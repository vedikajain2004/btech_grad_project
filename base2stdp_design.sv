==> flow/design.v <==
module base2_pstdp (
    input wire clk,
    input wire rst,
    input wire pre_spike,
    input wire post_spike,
    output reg [15:0] weight
);
    parameter A_plus  = 16'd32;     
    parameter A_minus = 16'd32;     
    parameter TAU_SHIFT = 2;        
    reg [15:0] pre_time = 0;
    reg [15:0] post_time = 0;
    reg [15:0] delta_t;
    reg [15:0] delta_w;
    always @(posedge clk or posedge rst) begin
        if (rst) begin
            pre_time  <= 0;
            post_time <= 0;
            weight    <= 16'd100;  
        end else begin
            pre_time  <= pre_time + 1;
            post_time <= post_time + 1;
            if (pre_spike)
                pre_time <= 0;
            if (post_spike)
                post_time <= 0;
            if (pre_spike && post_time < 16'd255) begin
                delta_t = post_time;
                delta_w = A_minus >> (delta_t >> TAU_SHIFT);
                weight <= (weight > delta_w) ? weight - delta_w : 0;
            end else if (post_spike && pre_time < 16'd255) begin
                delta_t = pre_time;
                delta_w = A_plus >> (delta_t >> TAU_SHIFT);
                weight <= (weight + delta_w < 16'hFFFF) ? weight + delta_w : 16'hFFFF;
            end
        end
    end
endmodule
# Step by step through the tools: base2_pstdp
# The steps from the RTL of base2_pstdp to its reports follow in flow order.
# Lines are those of the file above, counted from 1.
# Cell names lack the library's common part.
setup:
  top_module: "base2_pstdp"
  clock: "clk"
  library: "sky130hd"
  corner: "tt_025C_1v80"

# Word level
# Yosys after proc, flatten, opt, wreduce and memory -nomap, before mapping. Memory bits, and registers merged into a memory's read port (data or address), are not among the register bits. Print and check cells are not counted. Equal cells are merged and count once.
bits:
  ff_bits: 48
  word_cells: 22
  input_bits: 4
  output_inout_bits: 16
op_classes:
  shifts: 2
  n_cmp: 4
  n_reduce_logical: 3
  n_addsub: 4
  n_mux: 6
ops:
  columns: ["cell", "n"]
  rows:
  - ["two-way mux 16 bit", 6]
  - ["adder 16 x 1 -> 16 bit with constant B", 2]
  - ["less-than comparator 16 x 8 -> 1 bit with constant B", 2]
  - ["right shift 6 x 14 -> 16 bit with constant A", 2]
  - ["adder 16 bit", 1]
  - ["subtractor 16 bit", 1]
  - ["> comparator 16 bit", 1]
  - ["less-than comparator 16 bit with constant B", 1]
  - ["logical AND 1 bit", 2]
  - ["nonzero test 2 bit", 1]

# Depth
# Yosys ltp: most cells in a row. Word level: on the elaborated netlist, between registers, memories and ports. Mapped: between sequential cells and ports; inverters and the memories' decode and read muxes count.
depth:
  ltp_word: 6
  ABC_AREA: 0
  depth_mapped: 17
  ltp_nobuf: 15

# Synthesis result
# The flow's flattened synthesis, as Yosys stat reports it; memories are mapped. The netlist is that of the ABC_AREA named above (0 if unset); the other value can give another one.
synth_totals:
  flip_flops: 48
  stdcells: 386
  yosys_area_um2: 3368.2
  seqArea_um2: 1204.9
  buf_cells: 23
types:
  columns: ["type", "n", "type_area_um2"]
  rows:
  - ["dfrtp_1", 45, 1126.08]
  - ["nor2_1", 50, 187.68]
  - ["ha_1", 14, 175.168]
  - ["xor2_1", 18, 157.651]
  - ["nand3_1", 22, 110.106]
  - ["xnor2_1", 12, 105.101]
  - ["nand2_1", 25, 93.84]
  - ["a21oi_1", 16, 80.077]
  - ["dfstp_2", 3, 78.826]
  - ["o21ai_0", 12, 60.058]
  - ["clkbuf_1", 15, 56.304]
  - ["and3_1", 8, 50.048]
  - ["nand4_1", 8, 50.048]
  - ["or3_1", 8, 50.048]
  - ["inv_1", 12, 45.043]
  - ["nor2b_1", 7, 43.792]
  - ["fa_1", 2, 40.038]
  - ["mux2i_1", 4, 40.038]
# Not listed: further types 48, cells in them 105.

# Worst setup path after synthesis
# OpenSTA on the mapped netlist: ideal clock, no wires. The path of least setup slack (recovery checks aside). Input and output delay are each 20% of the period. Register names are those of the netlist, which keeps one name where synthesis merged equal registers.
synth_timing:
  kind: "input to register"
  start: "input port pre_spike"
  end: "register weight[7]"
  path_buffers: 1
  path_delay_ps: 3159
  stages: 12
  input_delay_ps: 1124
  arrival_ps: 4207
  required_ps: 5544
  tclk_ps: 5620
  slack_ps: 1337
  t_first_pin_ps: 1124
  setup_time_ps: 76
  synth_period_reached_ps: 4283
# "path_delay_ps" is the arrival time less input delay plus setup time.
# "stages": output pins that drive a net of the path, with the launching flip-flop's if there is one; two outputs of one cell count as two.
# "synth_period_reached_ps" = period - worst setup slack (recovery checks aside). The figure is calculated, with input and output delays left at 20% of the set period.
# The rows between start and end are the longest chain of elaborated cells between them; the timing report does not say that the signal goes this way. Where chains are equally long, one stands for them.
# Each line given opens the expression or statement behind the cell; cells for indexed reads and writes are added by Yosys, which also makes memories of some case tables.
# A register here has more assigning lines than the two given.
synth_via:
  cell_sequence: "clkbuf_1 > nand4_1 > or3_1 > o22ai_1 > nand2_1 > or2_1 > ha_1 > nor2b_1 > o31a_1 > or4b_2 > a2111o_1 > o21ai_1"
  elab_chain_cells: 2
  cone_cells: 3
  cone_lines: 1
  cone_classes: "mux: 1; reduce/logical: 2"
synth_rtl:
  columns: ["item", "line_no", "source"]
  rows:
  - ["start, declared", 4, "input wire pre_spike,"]
  - ["logical AND 1 bit", 27, "if (pre_spike && post_time < 16'd255) begin"]
  - ["two-way mux 16 bit", 27, null]
  - ["end, assigned", 30, "weight <= (weight > delta_w) ? weight - delta_w : 0;"]
  - ["end, assigned", 34, "weight <= (weight + delta_w < 16'hFFFF) ? weight + delta_w : 16'hFFFF;"]
  - ["end, declared", 6, "output reg [15:0] weight"]

# Worst path after layout
# Path of least setup slack in the final report of run A (OpenROAD, finished layout, wires in). Where an end is a register, its clock arrival counts in the times.
# The report prints the path's times to 10 ps; the period is as set.
layout_timing:
  kind: "register to register"
  start: "register post_time[8]"
  end: "register weight[7]"
  t_first_pin_ps: 300
  required_ps: 3380
  setup_time_ps: 70
  path_buffers: 0
  tclk_ps: 3150
  stages: 13
  arrival_ps: 3740
  slack_ps: -360
# The rows between start and end are the longest chain of elaborated cells between them; the timing report does not say that the signal goes this way. Where chains are equally long, one stands for them.
# A register here has more assigning lines than the two given.
layout_via:
  cell_sequence: "dfrtp_1 > nor4_4 > nand4_1 > or3_4 > o22ai_4 > nand2_2 > or2_4 > ha_4 > nor2b_4 > o31a_1 > or4b_4 > a2111o_1 > o21ai_1"
  elab_chain_cells: 4
  cone_cells: 8
  cone_lines: 3
  cone_classes: "add/sub: 1; compare: 2; shift: 1; mux: 2; reduce/logical: 2"
layout_rtl:
  columns: ["item", "line_no", "source"]
  rows:
  - ["start, declared", 12, "reg [15:0] post_time = 0;"]
  - ["start, assigned", 18, "post_time <= 0;"]
  - ["start, assigned", 22, "post_time <= post_time + 1;"]
  - ["right shift 6 x 14 -> 16 bit", 29, "delta_w = A_minus >> (delta_t >> TAU_SHIFT);"]
  - ["subtractor 16 bit", 30, "weight <= (weight > delta_w) ? weight - delta_w : 0;"]
  - ["two-way mux 16 bit", 30, null]
  - ["two-way mux 16 bit", 27, "if (pre_spike && post_time < 16'd255) begin"]
  - ["end, assigned", 30, null]
  - ["end, assigned", 34, "weight <= (weight + delta_w < 16'hFFFF) ? weight + delta_w : 16'hFFFF;"]
  - ["end, declared", 6, "output reg [15:0] weight"]

Stored flow runs of base2_pstdp (2 of them; Yosys, OpenROAD, sky130hd). They differ in their settings and are not a sequence. Constraints: input delay and output delay 20% of the set period each, output load 0.01 pF.
"achieved_period_ps": clock period set for the run, less the worst setup slack. It is reckoned from that one timing run; input and output delays stay at 20% of the period that was set.
"worstPathTime_ps" means the part of the period allowed to the worst setup path (the constraints hold back 20% at inputs and 20% at outputs) less its slack; where the path has registers, the arrival times of their clocks count too.
By "power.total_uw" is meant OpenSTA's value without simulated activity: inputs other than the clock are taken to toggle once in ten clock periods, and the tool carries that through the logic.
"worstPathTime_ps" is given in steps of 10 ps.

--- run A ---
==> flow/run.sh <==
#!/bin/bash
# the make line also repeats the synthesis and layout settings of config.mk as NAME=value (left out here)
make -C /OpenROAD-flow-scripts/flow DESIGN_CONFIG=/design/flow/config.mk WORK_HOME=/design/flow/orfs CLKGATE_MAP_FILE= finish
==> flow/config.mk <==
export PLATFORM = sky130hd
export DESIGN_NAME = base2_pstdp
export DESIGN_NICKNAME = base2_pstdp
export VERILOG_FILES = /design/flow/design.v
export SDC_FILE = /design/flow/constraint.sdc
export NUM_CORES = 4
export LEC_CHECK = 0
export CAP_MARGIN = 20
export CORE_MARGIN = 7
export CORE_UTILIZATION = 26
export CTS_CLUSTER_DIAMETER = 319
export PLACE_DENSITY = 0.49
export SETUP_SLACK_MARGIN = 0.41
export SLEW_MARGIN = 20
export TNS_END_PERCENT = 30
==> flow/constraint.sdc <==
create_clock -name core_clock -period 3.15 [get_ports {clk}]
set_input_delay 0.6300 -clock core_clock [delete_from_list [all_inputs] [get_ports {clk}]]
set_output_delay 0.6300 -clock core_clock [all_outputs]
set_load 0.01 [all_outputs]

==> results, as YAML <==
results:
  synthArea_um2: 3368.2
  utilization_frac: 0.378
  worstPathTime_ps: 3510
  worst_path_kind: "register to register"
  finalCellArea_um2: 4765.8
  ws_hold_ps: 484
  power.total_uw: 3156
  die_footprint_um2: 16338.0
  tns_setup_ps: -3707
  worstSetupSlack_ps: -360
  achieved_period_ps: 3510

--- run B ---
==> flow/run.sh <==
#!/bin/bash
# the make line also repeats the synthesis and layout settings of config.mk as NAME=value (left out here)
make -C /OpenROAD-flow-scripts/flow DESIGN_CONFIG=/design/flow/config.mk WORK_HOME=/design/flow/orfs CLKGATE_MAP_FILE= finish
==> flow/config.mk <==
export PLATFORM = sky130hd
export DESIGN_NAME = base2_pstdp
export DESIGN_NICKNAME = base2_pstdp
export VERILOG_FILES = /design/flow/design.v
export SDC_FILE = /design/flow/constraint.sdc
export NUM_CORES = 4
export LEC_CHECK = 0
export ABC_AREA = 1
export CAP_MARGIN = 5
export CELL_PAD_IN_SITES_DETAIL_PLACEMENT = 0
export CELL_PAD_IN_SITES_GLOBAL_PLACEMENT = 1
export CORE_ASPECT_RATIO = 0.62
export CORE_MARGIN = 9
export CORE_UTILIZATION = 36
export GPL_TIMING_DRIVEN = 1
export MAX_ROUTING_LAYER = met5
export MIN_ROUTING_LAYER = met2
export PLACE_DENSITY_LB_ADDON = 0.03
export SETUP_SLACK_MARGIN = 0.19
export SLEW_MARGIN = 20
export TNS_END_PERCENT = 40
==> flow/constraint.sdc <==
create_clock -name core_clock -period 4.36 [get_ports {clk}]
set_input_delay 0.8720 -clock core_clock [delete_from_list [all_inputs] [get_ports {clk}]]
set_output_delay 0.8720 -clock core_clock [all_outputs]
set_load 0.01 [all_outputs]

==> results, as YAML <==
results:
  synthArea_um2: 3875.0
  utilization_frac: 0.425
  worstPathTime_ps: 3110
  worst_path_kind: "input to register"
  finalCellArea_um2: 4405.5
  ws_hold_ps: 463
  power.total_uw: 2195
  die_footprint_um2: 14929.6
  tns_setup_ps: 0
  worstSetupSlack_ps: 377
  achieved_period_ps: 3983
