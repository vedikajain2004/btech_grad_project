==> flow/design.v <==
module izhikevich_neuron #(parameter DT = 16'h0100)  
(
    input wire clk,
    input wire rst,
    input wire [15:0] I,           
    output reg spike               
);
    reg signed [15:0] v, u;
    wire signed [15:0] a = 16'h0051;    
    wire signed [15:0] b = 16'h0200;    
    wire signed [15:0] c = -16'sd16640;  
    wire signed [15:0] d = 16'h0800;    
    wire signed [15:0] v_sq;
    wire signed [15:0] term1, term2, term3, dv_raw, du_raw;
    wire signed [15:0] bv;
    localparam signed [15:0] V_THRESH = 16'd7680;  
    cordic_mult sq_v (.x(v), .y(v), .out(v_sq));
    cordic_mult mul_004 (.x(16'h0148), .y(v_sq), .out(term1));
    cordic_mult mul_5v (.x(16'h0500), .y(v), .out(term2));
    assign term3 = 16'd35840;  
    assign dv_raw = term1 + term2 + term3 - u + I;
    cordic_mult mul_bv (.x(b), .y(v), .out(bv));
    assign du_raw = (bv - u);
    wire signed [15:0] du;
    cordic_mult mul_a (.x(a), .y(du_raw), .out(du));
    always @(posedge clk or posedge rst) begin
        if (rst) begin
            v <= c;
            u <= 0;
            spike <= 0;
        end else begin
            if (v >= V_THRESH) begin
                v <= c;
                u <= u + d;
                spike <= 1;
            end else begin
                v <= v + ((dv_raw * DT) >>> 8);  
                u <= u + ((du * DT) >>> 8);
                spike <= 0;
            end
        end
    end
endmodule
module cordic_mult(
    input signed [15:0] x,
    input signed [15:0] y,
    output signed [15:0] out
);
    wire signed [31:0] temp;
    assign temp = x * y;
    assign out = temp[23:8];  
endmodule
Tool chain data of izhikevich_neuron
The steps from the RTL of izhikevich_neuron to its reports follow in flow order.
Line numbers count from 1 in the design file above.
Library cell names are shortened.
{ "setup": {"design": "izhikevich_neuron", "clock": "clk", "lib": "sky130hd", "corner": "tt_025C_1v80"} }

Elaborated design
Yosys after proc, flatten, opt, wreduce and memory -nomap, before mapping. Enables and synchronous resets that opt folds into registers are not counted as muxes. Memory bits, and registers merged into a memory's read port (data or address), are not among the register bits. Print and check cells are not counted. Equal cells are merged and count once.
{ "word_totals": {"out_inout_bits": 1, "regBits": 33} }
{ "classes": {"cmp": 1, "muxes": 3, "add_sub_neg": 8, "mul": 4} }
{ "op_table": {"columns": ["operator", "n"], "rows": [
  ["multiplier 16 x 16 -> 24 bit", 1],
  ["multiplier 8 x 16 -> 16 bit (first input constant)", 1],
  ["multiplier 7 x 16 -> 13 bit (first input constant)", 1],
  ["multiplier 4 x 16 -> 8 bit (first input constant)", 1],
  ["adder 16 x 8 -> 16 bit", 2],
  ["2-to-1 mux 16 bit", 2],
  ["adder 16 x 13 -> 16 bit (second input constant)", 1],
  [">= comparator 16 x 14 -> 1 bit (second input constant)", 1],
  ["subtractor 16 bit", 1],
  ["adder 8 bit", 2],
  ["adder 8 x 1 -> 8 bit (second input constant)", 1],
  ["subtractor 8 bit", 1],
  ["2-to-1 mux 1 bit", 1]
]} }

Longest topological paths
Depth = most cells in a row (Yosys ltp): at word level without a register or memory, in the mapped netlist without a sequential cell, where the memories' decode and read muxes count.
{ "logic_depth": {"ltp_word": 8, "abc_area": 0, "depth_mapped": 46, "mapped_depth_nobuf": 45} }

Synthesis result
Yosys stat after the flow's synthesis: flattened, memories mapped to cells. It holds for the ABC_AREA given above (unset counts as 0); a run with the other value may have another netlist.
Totals and module areas in this step are rounded.
{ "mapped": {"buffers": 23, "mapped_area_mm2": 0.01041, "ffs": 33, "mapped_cells": 1158} }
{ "by_type": {"columns": ["cell", "n", "area_total_um2"], "rows": [
  ["fa_1", 164, 3.28E+03],
  ["ha_1", 175, 2189.6],
  ["inv_1", 305, 1.14E+03],
  ["xnor2_1", 79, 691.914],
  ["dfrtp_1", 26, 650.624],
  ["and2_1", 48, 300.288],
  ["nand2_1", 72, 270.259],
  ["a21oi_1", 40, 200.192],
  ["dfstp_2", 7, 183.926],
  ["nor2_1", 49, 183.926],
  ["o21ai_0", 28, 140.134],
  ["xor2_1", 12, 105.101],
  ["a21o_1", 13, 97.594],
  ["nor3_1", 19, 95.091],
  ["clkbuf_1", 22, 82.579],
  ["nor2b_1", 12, 75.072],
  ["xnor3_1", 3, 67.565],
  ["o21a_1", 8, 60.058]
]} }
Not listed: further types 31, cells in them 76.
The figures by module come from a second, unflattened synthesis with its own total; it is not the netlist above.
{ "hier_totals": {"cells_unflattened": 4698, "area_unflattened_mm2": 0.04079} }
Each row is one instance without its submodules.
{ "modules": {"columns": ["mod", "seq_area_mm2", "area_mm2", "instances", "n_cells"], "rows": [
  ["cordic_mult", 0, 0.007458, 5, 857],
  ["izhikevich_neuron", 0.0008346, 0.003501, 1, 413]
]} }

Timing after synthesis
Source: OpenSTA report_checks on the synthesized netlist (no wires, ideal clock, input and output delay 20% of the period each), path of least setup slack; recovery checks are left aside. Register names are those of the netlist, which keeps one name where synthesis merged equal registers.
{ "synth_timing": {"path_kind": "register to register", "start": "register v[5]", "end": "register v[11]", "delay_ns": 10.236, "launch_ns": 0.000, "required_time_ns": 16.804, "arrival_time_ns": 10.140, "slack_ns": 6.663, "path_stages": 43, "setup_ns": 0.096, "clock_period_ns": 16.9, "period_less_setup_slack_ns": 10.237} }
"delay_ns" is the arrival time less input delay plus setup time.
"path_stages": output pins that drive a net of the path, with the launching flip-flop's if there is one; two outputs of one cell count as two.
"period_less_setup_slack_ns" = period - worst setup slack (recovery checks aside). The figure is calculated, with input and output delays left at 20% of the set period.
Between the ends stands the longest chain of elaborated cells between them, by number of cells; it is not shown to be the way that was timed. Of several equally long chains one is given.
A line is the first line of the expression or statement that the cell stems from. Yosys adds cells for indexed reads and writes and turns some case tables into memories.
A register here has more assigning lines than the two given.
{ "synth_between": {"path_cell_list": "dfrtp_1 > clkbuf_1 > clkbuf_1 > nand2_1 > inv_1 > fa_1 > inv_1 > fa_1 > fa_1 > inv_1 > fa_1 > fa_1 > inv_1 > fa_1 > inv_1 > ha_1 > o21a_1 > a221oi_4 > (+7 left out) > inv_1 > ha_1 > nand2_1 > nor2b_1 > xnor2_1 > fa_1 > ha_1 > a21o_1 > a21oi_1 > xnor3_1 > xnor2_1 > xnor2_1 > xnor2_1 > ha_1 > inv_1 > o21ai_0 > and3_1 > o21ai_0", "elab_chain_cells": 8, "cells_between": 10, "cone_lines": 4, "classes_between": "add/sub: 5; mul: 3; compare: 1; mux: 1"} }
{ "synth_lines": {"columns": ["item", "line", "rtl"], "rows": [
  ["from (decl)", 8, "reg signed [15:0] v, u;"],
  ["from (assign)", 28, "v <= c;"],
  ["from (assign)", 33, "v <= c;"],
  ["multiplier 16 x 16 -> 24 bit", 50, "assign temp = x * y;"],
  ["multiplier 7 x 16 -> 13 bit", 50, null],
  ["adder 8 bit", 21, "assign dv_raw = term1 + term2 + term3 - u + I;"],
  ["adder 8 x 1 -> 8 bit", 21, null],
  ["subtractor 8 bit", 21, null],
  ["adder 8 bit", 21, null],
  ["adder 16 x 8 -> 16 bit", 37, "v <= v + ((dv_raw * DT) >>> 8);"],
  ["2-to-1 mux 16 bit", 32, "if (v >= V_THRESH) begin"],
  ["to (assign)", 28, null],
  ["to (assign)", 33, null],
  ["to (decl)", 8, null]
]} }

Timing after layout
From the final timing report of stored run 1: the path of least setup slack in the routed layout; clock arrival at registers is part of the times.
{ "layout_timing": {"path_kind": "register to register", "start": "register v[8]", "end": "register v[11]", "required_time_ns": 6.22, "arrival_time_ns": 10.06, "clock_period_ns": 6.03, "path_stages": 44, "slack_ns": -3.84, "launch_ns": 0.29, "setup_ns": 0.11} }
Between the ends stands the longest chain of elaborated cells between them, by number of cells; it is not shown to be the way that was timed. Of several equally long chains one is given.
A register here has more assigning lines than the two given.
{ "layout_between": {"path_cell_list": "dfstp_2 > and2_4 > fa_1 > inv_1 > fa_1 > fa_1 > fa_1 > inv_1 > fa_1 > inv_1 > fa_1 > inv_2 > ha_4 > o21a_1 > o21a_4 > a221oi_4 > inv_1 > a21oi_2 > (+8 left out) > nand4b_1 > a21oi_2 > xnor2_2 > fa_2 > xnor2_2 > xnor2_1 > xnor2_1 > xnor2_1 > xnor2_1 > xnor3_1 > xnor2_1 > xnor2_1 > xnor2_1 > ha_1 > inv_2 > o21ai_4 > and3_4 > o21ai_1", "elab_chain_cells": 8, "cells_between": 9, "cone_lines": 4, "classes_between": "add/sub: 5; mul: 2; compare: 1; mux: 1"} }
{ "layout_lines": {"columns": ["item", "line", "rtl"], "rows": [
  ["from (decl)", 8, "reg signed [15:0] v, u;"],
  ["from (assign)", 28, "v <= c;"],
  ["from (assign)", 33, "v <= c;"],
  ["multiplier 16 x 16 -> 24 bit", 50, "assign temp = x * y;"],
  ["multiplier 7 x 16 -> 13 bit", 50, null],
  ["adder 8 bit", 21, "assign dv_raw = term1 + term2 + term3 - u + I;"],
  ["adder 8 x 1 -> 8 bit", 21, null],
  ["subtractor 8 bit", 21, null],
  ["adder 8 bit", 21, null],
  ["adder 16 x 8 -> 16 bit", 37, "v <= v + ((dv_raw * DT) >>> 8);"],
  ["2-to-1 mux 16 bit", 32, "if (v >= V_THRESH) begin"],
  ["to (assign)", 28, null],
  ["to (assign)", 33, null],
  ["to (decl)", 8, null]
]} }

FLOW RESULTS
============

Flow measurements of izhikevich_neuron on sky130hd: 2 stored runs with different settings, listed in no order. Input and output delays are each 20% of the period that was set; the output load is 0.01 pF.
Values from the reports are rounded here.
[
  {
    "run": "stored run 1",
    "settings": { "period_ns": 6.03, "CAP_MARGIN": 20, "CORE_MARGIN": 2, "CORE_UTILIZATION": 40, "SLEW_MARGIN": 20 },
    "results": { "timing.hold.ws_ns": 0.488, "design.die.area_mm2": 0.02733, "finish.stdcell_area_mm2": 0.01403, "setup_tns_ns": -50.81, "setup_worst_slack_ns": -3.844, "utilization_pct": 54.3, "synth_chip_area_mm2": 0.01041 }
  },
  {
    "run": "stored run 2",
    "settings": { "period_ns": 7.46, "CORE_UTILIZATION": 56, "SETUP_SLACK_MARGIN": -0.49, "PLACE_DENSITY": 0.71, "CELL_PAD_IN_SITES_DETAIL_PLACEMENT": 2, "TNS_END_PERCENT": 45, "GPL_ROUTABILITY_DRIVEN": 1, "SLEW_MARGIN": 0, "MAX_ROUTING_LAYER": "met4", "CAP_MARGIN": 20, "CORE_MARGIN": 2 },
    "outcome": "did not finish, placement stopped with DPL-0033"
  }
]
